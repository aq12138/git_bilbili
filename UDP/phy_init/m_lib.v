==> flow/design.v <==
module arsf_module(
	input 	i_sysclk 	,
	input 	i_sysrst_n  ,
	output   o_rst_n     
);
reg r_rst_1b,r_rst_2b;
assign o_rst_n = r_rst_2b;
always@(posedge i_sysclk or negedge i_sysrst_n)
begin
	if(!i_sysrst_n) begin
		r_rst_1b <= 1'b0;
		r_rst_2b <= 1'b0;
	end else begin
		r_rst_1b <= 1'b1;
		r_rst_2b <= r_rst_1b;
	end
end
endmodule
module sync_f2s_module(
	input  i_clk_a ,
	input  i_a     ,
	input  i_clk_b ,
	output o_b     
);
reg r_a1,r_a2,r_a3,r_a4;
wire w_a;
assign w_a = i_a | r_a1 | r_a2 ;
always@(posedge i_clk_a)
begin
	r_a1 <= i_a;
	r_a2 <= r_a1;
	r_a3 <= r_a2;
	r_a4 <= r_a3;
end
reg r_b1,r_b2;
assign o_b = r_b2;
always@(posedge i_clk_b)
begin
	r_b1 <= w_a;
	r_b2 <= r_b1;
end
endmodule
module sync_s2f_module(
	input  i_clk_a ,
	input  i_a     ,
	input  i_clk_b ,
	output o_b     
);
(*ASYNC_REG = "true"*)
reg r_b1,r_b2;
assign o_b = r_b2;
always@(posedge i_clk_b)
begin
	r_b1 <= i_a;
	r_b2 <= r_b1;
end
endmodule
module signal_delay_1b#(
	parameter P_WIDTH = 1
)
(
	input						i_sysclk			,
	input	[P_WIDTH - 1 :0]	i_signal			,
	output  [P_WIDTH - 1 :0]    o_signal   
);
reg [P_WIDTH - 1 :0]		r_signal ;
assign 		o_signal   = r_signal   ;
always@(posedge i_sysclk)
	r_signal <= i_signal;
endmodule
module signal_delay_2b#(
	parameter P_WIDTH = 1
)
(
	input						i_sysclk			,
	input	[P_WIDTH - 1 :0]	i_signal			,
	output  [P_WIDTH - 1 :0]    o_signal   
);
reg [P_WIDTH - 1 :0]			r_signal 	;
reg [P_WIDTH - 1 :0]        	r_signal_2b ;
assign 		o_signal   = r_signal_2b   ;
always@(posedge i_sysclk)
	r_signal <= i_signal;
always@(posedge i_sysclk)
	r_signal_2b <= r_signal;
endmodule
module signal_negedge
(
	input 		i_sysclk	,
	input		i_sysrst	,
	input 		i_signal    ,
	output      o_negedge
);
reg r_signal = 0  ;
assign o_negedge = (~i_signal & r_signal);
always@(posedge i_sysclk,posedge i_sysrst)
	if(i_sysrst)
		r_signal <= 'd0;
	else 	
		r_signal <= i_signal;
endmodule
module signal_posedge
(
	input 		i_sysclk	,
	input		i_sysrst	,
	input 		i_signal    ,
	output      o_posedge
);
reg r_signal  ;
assign o_posedge = ~r_signal & i_signal;
always@(posedge i_sysclk,posedge i_sysrst)
	r_signal <= i_sysrst ? 0 : i_signal ;
endmodule
module equal_chenck#(
	parameter 					P_WIDTH = 1		
)				
(				
	input 						i_sysclk		,
	input  [P_WIDTH - 1 :0 ]	i_data1			,
	input  [P_WIDTH - 1 :0 ]    i_data2		    ,
	input						i_en 		    ,
	output reg	   				o_error		
);
always@(posedge i_sysclk)
	if(i_en)
		o_error <= (i_data1 != i_data2) ? 'd1 : 'd0;
	else 
		o_error <= 'd0;
endmodule
module count_module#(
	parameter 		P_COUNT_WIDTH = 16
)(		
	input 							i_sysclk		,
	input							i_rst 			,
	input 							i_signal		,
	output [P_COUNT_WIDTH - 1 : 0]	o_count		
);
reg [16:0] r_count;
assign o_count = r_count	;
always@(posedge i_sysclk or posedge i_rst)
	if(i_rst)
		r_count <= 'd0;
	else if(i_signal)
		r_count <= r_count + 1'b1;
	else 
		r_count <= r_count;
endmodule
module tie_module(
	input 	i_clk_a			,
	input   i_rst_a			,
	input   i_a_req			,
	input	i_clk_b			,
	input   i_rst_b         ,
	output	o_b_req
);
reg  r_a_req = 0			;
wire w_b_areq				;
reg  r_b_areq=0				;
wire w_b_req                ;
assign w_b_req = ~r_b_areq & w_b_areq;
assign o_b_req = w_b_req;
always@(posedge i_clk_a)
	if(i_rst_a)
		r_a_req <= 'd0;
	else if(i_a_req)
		r_a_req <= 'd1;
	else 
		r_a_req <= r_a_req;
sync_s2f_module sync_s2f_module_u0(
	.i_clk_a 		(i_clk_a	),
	.i_a     		(r_a_req	),
	.i_clk_b 		(i_clk_b	),
	.o_b     		(w_b_areq	)
);
always@(posedge i_clk_b)
	r_b_areq <= i_rst_b ? 'd0 : w_b_areq;
endmodule
module tie2_module#(
	parameter P_F2S_WAIT_COUNT = 0
)(
	input 	i_clk_a			,
	input   i_rst_a			,
	input   i_a_req			,
	input	i_clk_b			,
	input   i_rst_b         ,
	output	o_b_req
);
reg  r_a_req = 0			;
wire w_b_areq				;
reg  r_b_areq=0				;
wire w_b_req                ;
reg [7:0] r_wait_cnt;
assign w_b_req = ~r_b_areq & w_b_areq;
assign o_b_req = w_b_req;
always@(posedge i_clk_a)
	if(i_rst_a || (r_wait_cnt && (r_wait_cnt == P_F2S_WAIT_COUNT * 3)))
		r_a_req <= 'd0;
	else if(i_a_req)
		r_a_req <= 'd1;
	else 
		r_a_req <= r_a_req;
always@(posedge i_clk_a)
	if(i_rst_a)
		r_wait_cnt <= 'd0;
	else if(i_a_req)
		r_wait_cnt <= 'd1;
	else if(r_wait_cnt)
		r_wait_cnt <= r_wait_cnt + 1;
	else 
		r_wait_cnt <= r_wait_cnt	;
sync_s2f_module sync_s2f_module_u0(
	.i_clk_a 		(i_clk_a	),
	.i_a     		(r_a_req	),
	.i_clk_b 		(i_clk_b	),
	.o_b     		(w_b_areq	)
);
always@(posedge i_clk_b)
	r_b_areq <= i_rst_b ? 'd0 : w_b_areq;
endmodule
module sync_tie_module#(
	parameter P_F2S_NUMBER = 0  
)(
	input 	i_clk_a			,
	input   i_rst_a			,
	input   i_signal_a		,
	output  o_busy			,
	input	i_clk_b			,
	input   i_rst_b         ,
	output	o_signal_b
);
wire w_signal_a_pos			;
wire w_1_signal_a_pos		;
wire w_b_req				;
reg  r_b_req=0				;
reg  r_b_signal=0  			;
assign o_signal_b = r_b_signal;
wire w_a_req                ;
reg  r_a_signal=0				;
reg  r_a_status=0  			;
reg r_busy=0;
assign o_busy = r_busy		;
signal_posedge signal_posedge_u0
(
	.i_sysclk	(i_clk_a		),
	.i_signal   (r_a_signal		),
	.o_posedge	(w_signal_a_pos	)	
);
signal_posedge signal_posedge_u1
(
	.i_sysclk	(i_clk_a		),
	.i_signal   (i_signal_a		),
	.o_posedge	(w_1_signal_a_pos	)	
);
tie_module tie_module_u0(
	.i_clk_a	(i_clk_a		),
	.i_rst_a	(i_rst_a|w_a_req),
	.i_a_req	(w_signal_a_pos	),
	.i_clk_b	(i_clk_b		),
	.i_rst_b    (i_rst_b 		),
	.o_b_req    (w_b_req		)  
);
tie2_module#(
	.P_F2S_WAIT_COUNT(P_F2S_NUMBER)
)
tie2_module_u1
(
	.i_clk_a	(i_clk_b		),
	.i_rst_a	(i_rst_b|w_b_req),
	.i_a_req	(r_b_req		),
	.i_clk_b	(i_clk_a		),
	.i_rst_b    (i_rst_a		),
	.o_b_req    (w_a_req		)  
);
always@(posedge i_clk_b)
	r_b_req <= w_b_req;
always@(posedge i_clk_b)
	r_b_signal <= w_b_req ? r_a_signal : 'd0;
always@(posedge i_clk_a)
	if(i_rst_a || w_a_req)
		r_a_status <= 'd0;
	else if(w_1_signal_a_pos)
		r_a_status <= 'd1;
	else 
		r_a_status <= r_a_status;
always@(posedge i_clk_a)
	r_a_signal <= r_a_status ? r_a_signal : i_signal_a;
always@(posedge i_clk_a)
	if(w_a_req)
		r_busy <= 'd1;
	else 
		r_busy <= 'd0;
endmodule
module rst_generate_module#(
	parameter P_RST_COUNT = 10	
)(
	input 	i_clk	,
	output  o_rst   
);
reg [7:0] r_cnt='d0;
reg r_rst=1;
assign o_rst = ~r_rst;
always@(posedge i_clk)
	if(r_cnt < P_RST_COUNT)
		r_cnt <= r_cnt + 1;
	else 
		r_cnt <= r_cnt;
always@(posedge i_clk)
	if(r_cnt <= P_RST_COUNT - 1)
		r_rst <= 'd0;
	else 
		r_rst <= 'd1;
endmodule
module clk_div_module#(
	parameter P_CLK_CNT = 1000		
)(
	input 	i_sysclk	,
	input   i_sysrst	,
	output	o_divclk	 
);
localparam P_CNT_WIDTH = 16;
reg  [P_CNT_WIDTH - 1 : 0]	r_cnt = 0 			;
reg  r_clk									;
assign o_divclk = r_clk						;
always@(posedge i_sysclk,posedge i_sysrst)
	if(i_sysrst)
		r_cnt <= {P_CNT_WIDTH{1'b0}};
	else if(r_cnt == (P_CLK_CNT >> 1) - 1)
		r_cnt <= {P_CNT_WIDTH{1'b0}};
	else
		r_cnt <= r_cnt + 1; 
always@(posedge i_sysclk,posedge i_sysrst)
	if(i_sysrst)
		r_clk <= 'd0;
	else if(r_cnt == (P_CLK_CNT >> 1) - 1)
		r_clk <= ~r_clk;
	else 
		r_clk <= r_clk;
endmodule
module Mux_8_module#(
	parameter					P_SIGNAL_WIDTH = 1
)(
	input      [2 :0]						i_ch_sel			,
	input      [P_SIGNAL_WIDTH - 1:0]		i_in_signal_1		,
	input      [P_SIGNAL_WIDTH - 1:0]		i_in_signal_2		,
	input      [P_SIGNAL_WIDTH - 1:0]		i_in_signal_3		,
	input      [P_SIGNAL_WIDTH - 1:0]		i_in_signal_4		,
	input      [P_SIGNAL_WIDTH - 1:0]		i_in_signal_5		,
	input      [P_SIGNAL_WIDTH - 1:0]		i_in_signal_6		,
	input      [P_SIGNAL_WIDTH - 1:0]		i_in_signal_7		,
	input      [P_SIGNAL_WIDTH - 1:0]		i_in_signal_8		,
	output reg [P_SIGNAL_WIDTH - 1:0]		o_out_signal	 
);
always@(*)
	case(i_ch_sel)
		0			: o_out_signal = i_in_signal_1;
		1			: o_out_signal = i_in_signal_2;
		2			: o_out_signal = i_in_signal_3;
		3			: o_out_signal = i_in_signal_4;
		4			: o_out_signal = i_in_signal_5;
		5			: o_out_signal = i_in_signal_6;
		6			: o_out_signal = i_in_signal_7;
		7			: o_out_signal = i_in_signal_8;
		default		: o_out_signal = i_in_signal_1;
	endcase
endmodule
module Mux_F_8_module#(
	parameter					P_SIGNAL_WIDTH = 1
)(
	input      [2 :0]						i_ch_sel			,
	input      [P_SIGNAL_WIDTH - 1:0]		i_in_signal			,
	output reg [P_SIGNAL_WIDTH - 1:0]		o_out_signal_1	 	,
	output reg [P_SIGNAL_WIDTH - 1:0]		o_out_signal_2	 	,
	output reg [P_SIGNAL_WIDTH - 1:0]		o_out_signal_3	 	,
	output reg [P_SIGNAL_WIDTH - 1:0]		o_out_signal_4	 	,
	output reg [P_SIGNAL_WIDTH - 1:0]		o_out_signal_5	 	,
	output reg [P_SIGNAL_WIDTH - 1:0]		o_out_signal_6	 	,
	output reg [P_SIGNAL_WIDTH - 1:0]		o_out_signal_7	 	,
	output reg [P_SIGNAL_WIDTH - 1:0]		o_out_signal_8	 	
);
always@(*)
	case(i_ch_sel)
		0			:begin
			o_out_signal_1 = i_in_signal;o_out_signal_2 = 0;o_out_signal_3 = 0;o_out_signal_4 = 0;
			o_out_signal_5 = 0;o_out_signal_6 = 0;o_out_signal_7 = 0;o_out_signal_8 = 0;
		end
		1			:begin
			o_out_signal_1 = 0;o_out_signal_2 = i_in_signal;o_out_signal_3 = 0;o_out_signal_4 = 0;
			o_out_signal_5 = 0;o_out_signal_6 = 0;o_out_signal_7 = 0;o_out_signal_8 = 0;
		end 
		2			:begin
			o_out_signal_1 = 0;o_out_signal_2 = 0;o_out_signal_3 = i_in_signal;o_out_signal_4 = 0;
			o_out_signal_5 = 0;o_out_signal_6 = 0;o_out_signal_7 = 0;o_out_signal_8 = 0;
		end 
		3			:begin
			o_out_signal_1 = 0;o_out_signal_2 = 0;o_out_signal_3 = 0;o_out_signal_4 = i_in_signal;
			o_out_signal_5 = 0;o_out_signal_6 = 0;o_out_signal_7 = 0;o_out_signal_8 = 0;
		end 
		4			:begin
			o_out_signal_1 = 0;o_out_signal_2 = 0;o_out_signal_3 = 0;o_out_signal_4 = 0;
			o_out_signal_5 = i_in_signal;o_out_signal_6 = 0;o_out_signal_7 = 0;o_out_signal_8 = 0;
		end 
		5			:begin
			o_out_signal_1 = 0;o_out_signal_2 = 0;o_out_signal_3 = 0;o_out_signal_4 = 0;
			o_out_signal_5 = 0;o_out_signal_6 = i_in_signal;o_out_signal_7 = 0;o_out_signal_8 = 0;
		end 
		6			:begin
			o_out_signal_1 = 0;o_out_signal_2 = 0;o_out_signal_3 = 0;o_out_signal_4 = 0;
			o_out_signal_5 = 0;o_out_signal_6 = 0;o_out_signal_7 = i_in_signal;o_out_signal_8 = 0;
		end 
		7			:begin
			o_out_signal_1 = 0;o_out_signal_2 = 0;o_out_signal_3 = 0;o_out_signal_4 = 0;
			o_out_signal_5 = 0;o_out_signal_6 = 0;o_out_signal_7 = 0;o_out_signal_8 = i_in_signal;
		end 
		default		:begin
			o_out_signal_1 = 0;o_out_signal_2 = 0;o_out_signal_3 = 0;o_out_signal_4 = 0;
			o_out_signal_5 = 0;o_out_signal_6 = 0;o_out_signal_7 = 0;o_out_signal_8 = 0;
		end 
	endcase
endmodule
; From RTL to reports: rst_generate_module
; What the tools print for rst_generate_module, step after step.
; Line numbers count from 1 in the design file above.
; Cell names lack the library's common part.
; A cell with - has no value.
[design]
design = rst_generate_module
clock_port = i_clk
cell_library = sky130hd
pvt_corner = tt_025C_1v80

; Word level
; Source: Yosys, flattened and elaborated, memories not mapped. Widths are those after wreduce; folded enables and synchronous resets count as part of the registers. Registers that Yosys merges into a memory's read port (data or address) are not register bits. Print and check cells do not count. Equal cells are merged and count once.
[classes]
n_cmp = 2
add_sub_neg = 1
shifts = 0
n_mul = 0
n_reduce_logical = 0
eq_ne = 0
mux = 1
div = 0
bitwise = 1
[ops]
columns = cell, n
row1 = 8-bit by 1-bit adder with 8-bit output with constant B, 1
row2 = 8-bit by 4-bit less-or-equal comparator with 1-bit output with constant B, 1
row3 = 8-bit by 4-bit < comparator with 1-bit output with constant B, 1
row4 = 1-bit inverter, 1
row5 = 1-bit two-way mux, 1
[word_totals]
latchBits = 0
memories = 0
rom_bits = 0
elab_cells = 7
clocked_rd_ports_x_width = 0
ff_bits = 9
output_inout_bits = 1
ramBits = 0
in_bits = 1

; Depth
; Depth = most cells in a row (Yosys ltp): at word level without a register or memory, in the mapped netlist without a sequential cell, where the memories' decode and read muxes count.
[depth]
depth_word = 2
ABC_AREA = 0
ltp_mapped = 4
ltp_nobuf = 4

; Mapped cells and area
; Source: synth_stat.txt of the flow (Yosys; design flattened, memories mapped). It holds for the ABC_AREA given above (unset counts as 0); a run with the other value may have another netlist.
[by_type]
columns = cell_type, n, area_total_um2
row1 = edfxtp_1, 8, 240.23
row2 = ha_1, 3, 37.536
row3 = xor2_1, 4, 35.034
row4 = dfxtp_1, 1, 20.019
row5 = xnor2_1, 2, 17.517
row6 = inv_1, 3, 11.261
row7 = nand2_1, 3, 11.261
row8 = nand3_1, 2, 10.01
row9 = nand3_2, 1, 10.01
row10 = nor3_2, 1, 10.01
row11 = a21o_1, 1, 7.507
row12 = nor2_1, 2, 7.507
row13 = and3_1, 1, 6.256
row14 = nor4_1, 1, 6.256
row15 = a21oi_1, 1, 5.005
[synth_totals]
stdcells = 34
ff_cells = 9
synth_area_um2 = 435.4
seq_area_um2 = 260.2
n_buf = 0

; Path before layout
; Path of least setup slack by OpenSTA after synthesis, without wires, with an ideal clock, recovery checks aside; 20% of the period is set as input and as output delay. Where synthesis merged equal registers, the netlist keeps one of their names.
[synth_path]
path_kind = register to register
startpoint = reg r_cnt[4]
endpoint = reg r_cnt[0]
period_ns = 1.51
path_delay_ns = 1.618
n_path_buf = 0
path_slack_ns = -0.109
t_arrival_ns = 1.243
driving_pins = 4
t_required_ns = 1.135
setup_ns = 0.375
t_first_pin_ns = 0.000
period_less_setup_slack_ns = 1.619
; "path_delay_ns" is the arrival time less input delay plus setup time.
; "driving_pins" counts driving pins, that of a launching flip-flop among them; a cell with two outputs on the path counts twice.
; "period_less_setup_slack_ns" = period - worst setup slack (recovery checks aside). The figure is calculated, with input and output delays left at 20% of the set period.
; The rows between start and end are the longest chain of elaborated cells between them; the timing report does not say that the signal goes this way. Where chains are equally long, one stands for them.
; Each line given opens the expression or statement behind the cell; cells for indexed reads and writes are added by Yosys, which also makes memories of some case tables.
[synth_between]
path_cell_list = edfxtp_1 > nor4_1 > nand2_1 > a21oi_1
elab_chain_cells = 1
cone_cells = 1
cone_lines = 1
cone_classes = compare (1)
[synth_rtl]
columns = item, line
row1 = from (decl), 299  ; reg [7:0] r_cnt='d0;
row2 = from (assign), 304  ; r_cnt <= r_cnt + 1;
row3 = from (assign), 306  ; r_cnt <= r_cnt;
row4 = 8-bit by 4-bit < comparator with 1-bit output, 303  ; if(r_cnt < P_RST_COUNT)
row5 = to (assign), 304
row6 = to (assign), 306
row7 = to (decl), 299

; Path in the finished layout
; From the final timing report of job 1: the path of least setup slack in the routed layout; clock arrival at registers is part of the times.
[layout_path]
path_kind = register to output
startpoint = reg r_rst
endpoint = out o_rst
n_path_buf = 1
path_slack_ns = 1.01
t_required_ns = 2.13
output_delay_ns = 0.53
t_first_pin_ns = 0.25
t_arrival_ns = 1.12
driving_pins = 3
period_ns = 2.66
; The rows between start and end are the longest chain of elaborated cells between them; the timing report does not say that the signal goes this way. Where chains are equally long, one stands for them.
[layout_between]
path_cell_list = dfxtp_1 > inv_1 > clkdlybuf4s50_1
elab_chain_cells = 1
cone_cells = 1
cone_lines = 1
cone_classes = logic (1)
[layout_rtl]
columns = item, line
row1 = from (decl), 300  ; reg r_rst=1;
row2 = from (assign), 309  ; r_rst <= 'd0;
row3 = from (assign), 311  ; r_rst <= 'd1;
row4 = 1-bit inverter, 301  ; assign o_rst = ~r_rst;
row5 = to (decl), 297  ; output o_rst

Appendix: measured runs

Below are 2 stored runs of the flow (Yosys, OpenROAD; platform sky130hd) on rst_generate_module, each with its settings and what was measured, unordered. Constraints: input delay and output delay 20% of the set period each, output load 0.01 pF.
"achieved_clock_period_ns" means the clock period less the worst setup slack. The figure is calculated, with input and output delays left at 20% of the set period.
"critical_path_time_ns": the worst setup path's part of the clock period (all of it between registers, 20% less for each end at a port) less its slack. A launch clock that arrives late makes it longer, a capture clock that arrives late makes it shorter.
"total_power_mw": no workload was simulated; the value follows from the tool's default switching activity.

# job 1
==> flow/run.sh <==
#!/bin/bash
# the make line also repeats the synthesis and layout settings of config.mk as NAME=value (left out here)
make -C /OpenROAD-flow-scripts/flow DESIGN_CONFIG=/design/flow/config.mk WORK_HOME=/design/flow/orfs CLKGATE_MAP_FILE= finish
==> flow/config.mk <==
export PLATFORM = sky130hd
export DESIGN_NAME = rst_generate_module
export DESIGN_NICKNAME = rst_generate_module
export VERILOG_FILES = /design/flow/design.v
export SDC_FILE = /design/flow/constraint.sdc
export NUM_CORES = 4
export LEC_CHECK = 0
export CAP_MARGIN = 20
export CELL_PAD_IN_SITES_GLOBAL_PLACEMENT = 0
export CORE_MARGIN = 9
export CORE_UTILIZATION = 16
export PLACE_DENSITY_LB_ADDON = 0.11
export SETUP_SLACK_MARGIN = 0.69
export SLEW_MARGIN = 20
==> flow/constraint.sdc <==
create_clock -name core_clock -period 2.66 [get_ports {i_clk}]
set_input_delay 0.5320 -clock core_clock [delete_from_list [all_inputs] [get_ports {i_clk}]]
set_output_delay 0.5320 -clock core_clock [all_outputs]
set_load 0.01 [all_outputs]

==> job 1: results <==
final_util_pct=20.3
design_die_area_um2=4923.1
layout_stdcell_area_um2=513.0
critical_path_time_ns=1.12
worst_path_kind="register to output"
worst_setup_slack_ns=1.006
tns_setup_ns=0.000
worst_hold_slack_ns=0.600
post_synth_area_um2=435.4
total_power_mw=0.2561
achieved_clock_period_ns=1.654

# job 2
==> flow/run.sh <==
#!/bin/bash
# the make line also repeats the synthesis and layout settings of config.mk as NAME=value (left out here)
make -C /OpenROAD-flow-scripts/flow DESIGN_CONFIG=/design/flow/config.mk WORK_HOME=/design/flow/orfs CLKGATE_MAP_FILE= finish
==> flow/config.mk <==
export PLATFORM = sky130hd
export DESIGN_NAME = rst_generate_module
export DESIGN_NICKNAME = rst_generate_module
export VERILOG_FILES = /design/flow/design.v
export SDC_FILE = /design/flow/constraint.sdc
export NUM_CORES = 4
export LEC_CHECK = 0
export CAP_MARGIN = 35
export CORE_MARGIN = 9
export CORE_UTILIZATION = 65
export CTS_CLUSTER_SIZE = 29
export GPL_ROUTABILITY_DRIVEN = 0
export MAX_ROUTING_LAYER = met4
export PLACE_DENSITY_LB_ADDON = 0.15
export SLEW_MARGIN = 20
==> flow/constraint.sdc <==
create_clock -name core_clock -period 1.88 [get_ports {i_clk}]
set_input_delay 0.3760 -clock core_clock [delete_from_list [all_inputs] [get_ports {i_clk}]]
set_output_delay 0.3760 -clock core_clock [all_outputs]
set_load 0.01 [all_outputs]

==> job 2: results <==
outcome="no final report: floorplanning broke off with PDN-0185"
